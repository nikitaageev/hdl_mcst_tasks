==> flow/design.v <==
module shear_FIFO
#(
    parameter FIFO_DEPTH = 100,
    parameter DATA_WIDTH = 8
)
(
    input wire clk,
    input wire reset,
    input wire rd_en,
    output reg [DATA_WIDTH -1:0] rd_data,
    output reg rd_val,
    input wire wr_en,
    input wire [DATA_WIDTH -1:0] wr_data,
    output reg wr_ready
);
parameter MEMORY_CNT_SIZE = $clog2(FIFO_DEPTH);
reg [MEMORY_CNT_SIZE -1:0] tail;   
reg [DATA_WIDTH -1:0] mem [FIFO_DEPTH -1:0];  
assign wr_ready = tail < FIFO_DEPTH;
always @(posedge clk) begin
    if(reset)
        tail <= 0;     
    else if(wr_en & ~rd_en & wr_ready)              
        tail <= tail + 1;             
    else if(rd_en & ~wr_en & wr_ready)begin
        if(tail != 0)
            tail <= tail - 1;
    end
end
always @(posedge clk) begin
    if(reset)
        rd_val <= 0;
    else if(rd_en) begin
        if((tail != 0) || wr_en)     
            rd_val <= 1;
        else                         
            rd_val <= 0;
    end
end
always @(posedge clk) begin
    if(reset)
        rd_data <= 0;
    else if(rd_en) begin
        if(tail != 0)             
            rd_data <= mem[0];
        else if(wr_en)
            rd_data <= wr_data;
    end
end
genvar i;
generate
for(i = 0; i < FIFO_DEPTH - 1; i = i + 1) begin: loop
    always @(posedge clk) begin    
        if(wr_en & ~rd_en & ~reset & (tail == i) & wr_ready)
            mem[i] <= wr_data;
        else if(wr_en & rd_en & (tail != 0) & (tail - 1 == i) & wr_ready)
            mem[i] <= wr_data;
        else if(rd_en & ~reset)
                mem[i] <= mem[i + 1];
    end
end
endgenerate
endmodule
Step by step through the tools: shear_FIFO
What the tools print for shear_FIFO, step after step.
Line numbers count from 1 in the design file above.
Operators carry their Yosys type and port widths (W data, S select, Z words).
{ "design": {"design": "shear_FIFO", "clk_port": "clk", "lib": "sky130hd", "lib_corner": "tt_025C_1v80"} }

Elaborated design
Yosys after proc, flatten, opt, wreduce and memory -nomap, before mapping. Print and check cells are not counted. Equal cells are merged and count once.
{ "word_totals": {"register_bits": 808, "latchBits": 0, "ram_bits": 0, "romBits": 0, "clocked_rd_ports_x_width": 0, "mem_count": 0, "output_inout_bits": 10} }
{ "classes": {"n_addsub": 2, "multipliers": 0, "div_mod_pow": 0, "compare": 1, "n_eq": 196, "n_shift": 0, "muxes": 303, "n_logic": 407, "n_reduce_logical": 108} }
{ "op_table": {"columns": ["cell", "count"], "rows": [
  ["$mux W8", 299],
  ["$eq A32 B7 Y1 const B", 35],
  ["$eq A32 B6 Y1 const B", 32],
  ["$eq A32 B5 Y1 const B", 16],
  ["$and A1 B1 Y1", 404],
  ["$reduce_bool A3 Y1", 99],
  ["$eq A32 B4 Y1 const B", 8],
  ["$eq A7 B7 Y1 const B", 35],
  ["$eq A7 B6 Y1 const B", 32],
  ["$eq A32 B3 Y1 const B", 4],
  ["$eq A7 B5 Y1 const B", 16],
  ["$eq A32 B2 Y1 const B", 2],
  ["$eq A7 B4 Y1 const B", 8],
  ["$eq A32 B1 Y1 const B", 1],
  ["$logic_not A32 Y1", 1],
  ["$eq A7 B3 Y1 const B", 4],
  ["$mux W7", 3],
  ["$eq A7 B2 Y1 const B", 2],
  ["$sub A7 B1 Y8 const B", 1],
  ["$add A7 B1 Y7 const B", 1],
  ["$eq A7 B1 Y1 const B", 1],
  ["$lt A7 B7 Y1 const B", 1],
  ["$logic_not A7 Y1", 1],
  ["$reduce_bool A7 Y1", 1],
  ["$reduce_bool A2 Y1", 3],
  ["$reduce_and A2 Y1", 2],
  ["$not A1 Y1", 3],
  ["$logic_or A1 B1 Y1", 1],
  ["$mux W1", 1]
]} }

Logic depth
Yosys ltp: most cells in a row. Word level: on the elaborated netlist, between registers, memories and ports. Mapped: between sequential cells and ports; inverters and the memories' decode and read muxes count.
{ "logic_depth": {"ltp_word": 6, "abc_area": 0, "ltp_mapped": 12} }

Netlist
The flow's flattened synthesis, as Yosys stat reports it; memories are mapped. The netlist is that of the ABC_AREA named above (0 if unset); the other value can give another one.
{ "synth_totals": {"cells": 2297, "synth_area_um2": 37340.8, "seq_area_um2": 24103.1, "ffs": 808, "buf_cells": 172} }
{ "by_type": {"columns": ["cell", "count", "area_total_um2"], "rows": [
  ["sky130_fd_sc_hd__edfxtp_1", 792, 2.38E+04],
  ["sky130_fd_sc_hd__mux2_2", 767, 8.64E+03],
  ["sky130_fd_sc_hd__clkbuf_1", 126, 472.954],
  ["sky130_fd_sc_hd__o22ai_2", 32, 400.384],
  ["sky130_fd_sc_hd__nand2_1", 106, 397.882],
  ["sky130_fd_sc_hd__nand2b_1", 57, 356.592],
  ["sky130_fd_sc_hd__dfxtp_1", 16, 320.307],
  ["sky130_fd_sc_hd__a32oi_2", 17, 276.515],
  ["sky130_fd_sc_hd__o32ai_4", 8, 220.211],
  ["sky130_fd_sc_hd__nor2_1", 55, 206.448],
  ["sky130_fd_sc_hd__buf_2", 39, 195.187],
  ["sky130_fd_sc_hd__nand3_1", 33, 165.158],
  ["sky130_fd_sc_hd__o211ai_1", 19, 142.637],
  ["sky130_fd_sc_hd__a21oi_1", 23, 115.11],
  ["sky130_fd_sc_hd__a22oi_2", 9, 112.608],
  ["sky130_fd_sc_hd__and3_1", 18, 112.608],
  ["sky130_fd_sc_hd__o21ai_0", 18, 90.086],
  ["sky130_fd_sc_hd__or3_1", 12, 75.072]
]} }
Not listed: further types 57, cells in them 150.

Path before layout
Source: OpenSTA report_checks on the synthesized netlist (no wires, ideal clock, input and output delay 20% of the period each), path of least setup slack; recovery checks are left aside. Register names are those of the netlist, which keeps one name where synthesis merged equal registers.
{ "synth_path": {"path_type": "register to register", "from": "register tail[0]", "to": "register mem[96][0]", "tclk_ps": 3620, "launch_ps": 0, "arrival_time_ps": 2746, "required_ps": 3236, "slack_ps": 490, "delay_ps": 3130, "path_stages": 11, "n_path_buf": 4, "period_less_setup_slack_ps": 3130} }
"delay_ps" = arrival - input delay + setup time.
"path_stages" counts driving pins, that of a launching flip-flop among them; a cell with two outputs on the path counts twice.
"period_less_setup_slack_ps" is the clock period less the worst setup slack; recovery checks do not enter. This is arithmetic on one report: input and output delays are still those of the set period (20% each).
Between the ends stands the longest chain of elaborated cells between them, by number of cells; it is not shown to be the way that was timed. Of several equally long chains one is given.
A line is the first line of the expression or statement that the cell stems from. Yosys adds cells for indexed reads and writes and turns some case tables into memories.
At most two assigning lines are given for a register; there are more.
The path ends at the enable pin of a flip-flop; only ways to that pin are counted.
{ "synth_between": {"cell_sequence": "sky130_fd_sc_hd__dfxtp_1 > sky130_fd_sc_hd__buf_2 > sky130_fd_sc_hd__inv_1 > sky130_fd_sc_hd__ha_1 > sky130_fd_sc_hd__buf_4 > sky130_fd_sc_hd__nor3b_2 > sky130_fd_sc_hd__buf_2 > sky130_fd_sc_hd__buf_2 > sky130_fd_sc_hd__nand3_1 > sky130_fd_sc_hd__a21boi_0 > sky130_fd_sc_hd__o21ai_0", "elab_chain_len": 5, "cone_cells": 11} }
{ "synth_rtl": {"columns": ["element", "line_no", "rtl"], "rows": [
  ["from (decl)", 17, "reg [MEMORY_CNT_SIZE -1:0] tail;"],
  ["from (assign)", 24, "tail <= tail + 1;"],
  ["from (assign)", 27, "tail <= tail - 1;"],
  ["$sub A7 B1 Y8", 56, "else if(wr_en & rd_en & (tail != 0) & (tail - 1 == i) & wr_ready)"],
  ["$eq A32 B7 Y1", 56, null],
  ["$and A1 B1 Y1 (2 in a row)", 56, null],
  ["$reduce_bool A3 Y1", null, null],
  ["to (assign)", 55, "mem[i] <= wr_data;"],
  ["to (assign)", 57, "mem[i] <= wr_data;"],
  ["to (decl)", 18, "reg [DATA_WIDTH -1:0] mem [FIFO_DEPTH -1:0];"]
]} }

Worst path after layout
From the final timing report of record 1: the path of least setup slack in the routed layout; clock arrival at registers is part of the times.
The path's times are printed in steps of 10 ps; the period is the one set.
{ "layout_path": {"path_type": "register to register", "from": "register tail[1]", "to": "register mem[92][7]", "tclk_ps": 2450, "launch_ps": 660, "arrival_time_ps": 3240, "required_ps": 2860, "slack_ps": -380, "path_stages": 13, "n_path_buf": 5} }
Between the ends stands the longest chain of elaborated cells between them, by number of cells; it is not shown to be the way that was timed. Of several equally long chains one is given.
At most two assigning lines are given for a register; there are more.
Ways into the end's enable are left out, as the timed path ends at the data pin.
{ "layout_between": {"cell_sequence": "sky130_fd_sc_hd__dfxtp_4 > sky130_fd_sc_hd__inv_4 > sky130_fd_sc_hd__ha_4 > sky130_fd_sc_hd__or3b_4 > sky130_fd_sc_hd__buf_6 > sky130_fd_sc_hd__o211ai_1 > sky130_fd_sc_hd__buf_4 > sky130_fd_sc_hd__a21oi_4 > sky130_fd_sc_hd__buf_6 > sky130_fd_sc_hd__a22oi_2 > sky130_fd_sc_hd__buf_12 > sky130_fd_sc_hd__buf_12 > sky130_fd_sc_hd__mux2_4", "elab_chain_len": 6, "cone_cells": 12} }
{ "layout_rtl": {"columns": ["element", "line_no", "rtl"], "rows": [
  ["from (decl)", 17, "reg [MEMORY_CNT_SIZE -1:0] tail;"],
  ["from (assign)", 24, "tail <= tail + 1;"],
  ["from (assign)", 27, "tail <= tail - 1;"],
  ["$sub A7 B1 Y8", 56, "else if(wr_en & rd_en & (tail != 0) & (tail - 1 == i) & wr_ready)"],
  ["$eq A32 B7 Y1", 56, null],
  ["$and A1 B1 Y1 (2 in a row)", 56, null],
  ["$mux W8", 56, null],
  ["$mux W8", 54, "if(wr_en & ~rd_en & ~reset & (tail == i) & wr_ready)"],
  ["to (assign)", 55, "mem[i] <= wr_data;"],
  ["to (assign)", 57, "mem[i] <= wr_data;"],
  ["to (decl)", 18, "reg [DATA_WIDTH -1:0] mem [FIFO_DEPTH -1:0];"]
]} }

Measured data: module shear_FIFO, platform sky130hd, 2 stored runs of the flow under differing settings, order arbitrary. Input and output delays are each 20% of the period that was set; the output load is 0.01 pF.
"worst_path_time_ps" = time allowed to the worst setup path (clock period - input delay - output delay, where it has them) - its slack; a late launch clock adds to it, a late capture clock takes from it.
"power.total_uw" rests on the timing tool's default activity at the inputs, not on a simulated workload.
"worst_path_time_ps" is given in steps of 10 ps.
[
  {
    "run": "record 1",
    "settings": { "period_ns": 2.45, "CAP_MARGIN": 20, "CORE_MARGIN": 2, "CORE_UTILIZATION": 40, "SLEW_MARGIN": 20 },
    "results": { "setupTns_ps": -307627, "synthArea_um2": 37340.8, "post_route_util_pct": 52.2, "total_die_area_um2": 95811.9, "worst_path_time_ps": 2830, "worstPathKind": "register to register", "power.total_uw": 37885, "worst_setup_slack_ps": -378 }
  },
  {
    "run": "record 2",
    "settings": { "period_ns": 2.14, "CORE_UTILIZATION": 21, "CORE_ASPECT_RATIO": 0.85, "CELL_PAD_IN_SITES_GLOBAL_PLACEMENT": 0, "GPL_TIMING_DRIVEN": 1, "SLEW_MARGIN": 40, "CAP_MARGIN": 20, "CORE_MARGIN": 2 },
    "results": { "setupTns_ps": -660117, "synthArea_um2": 37340.8, "post_route_util_pct": 28.3, "total_die_area_um2": 181214.0, "worst_path_time_ps": 2740, "worstPathKind": "register to register", "power.total_uw": 44317, "worst_setup_slack_ps": -603 }
  }
]
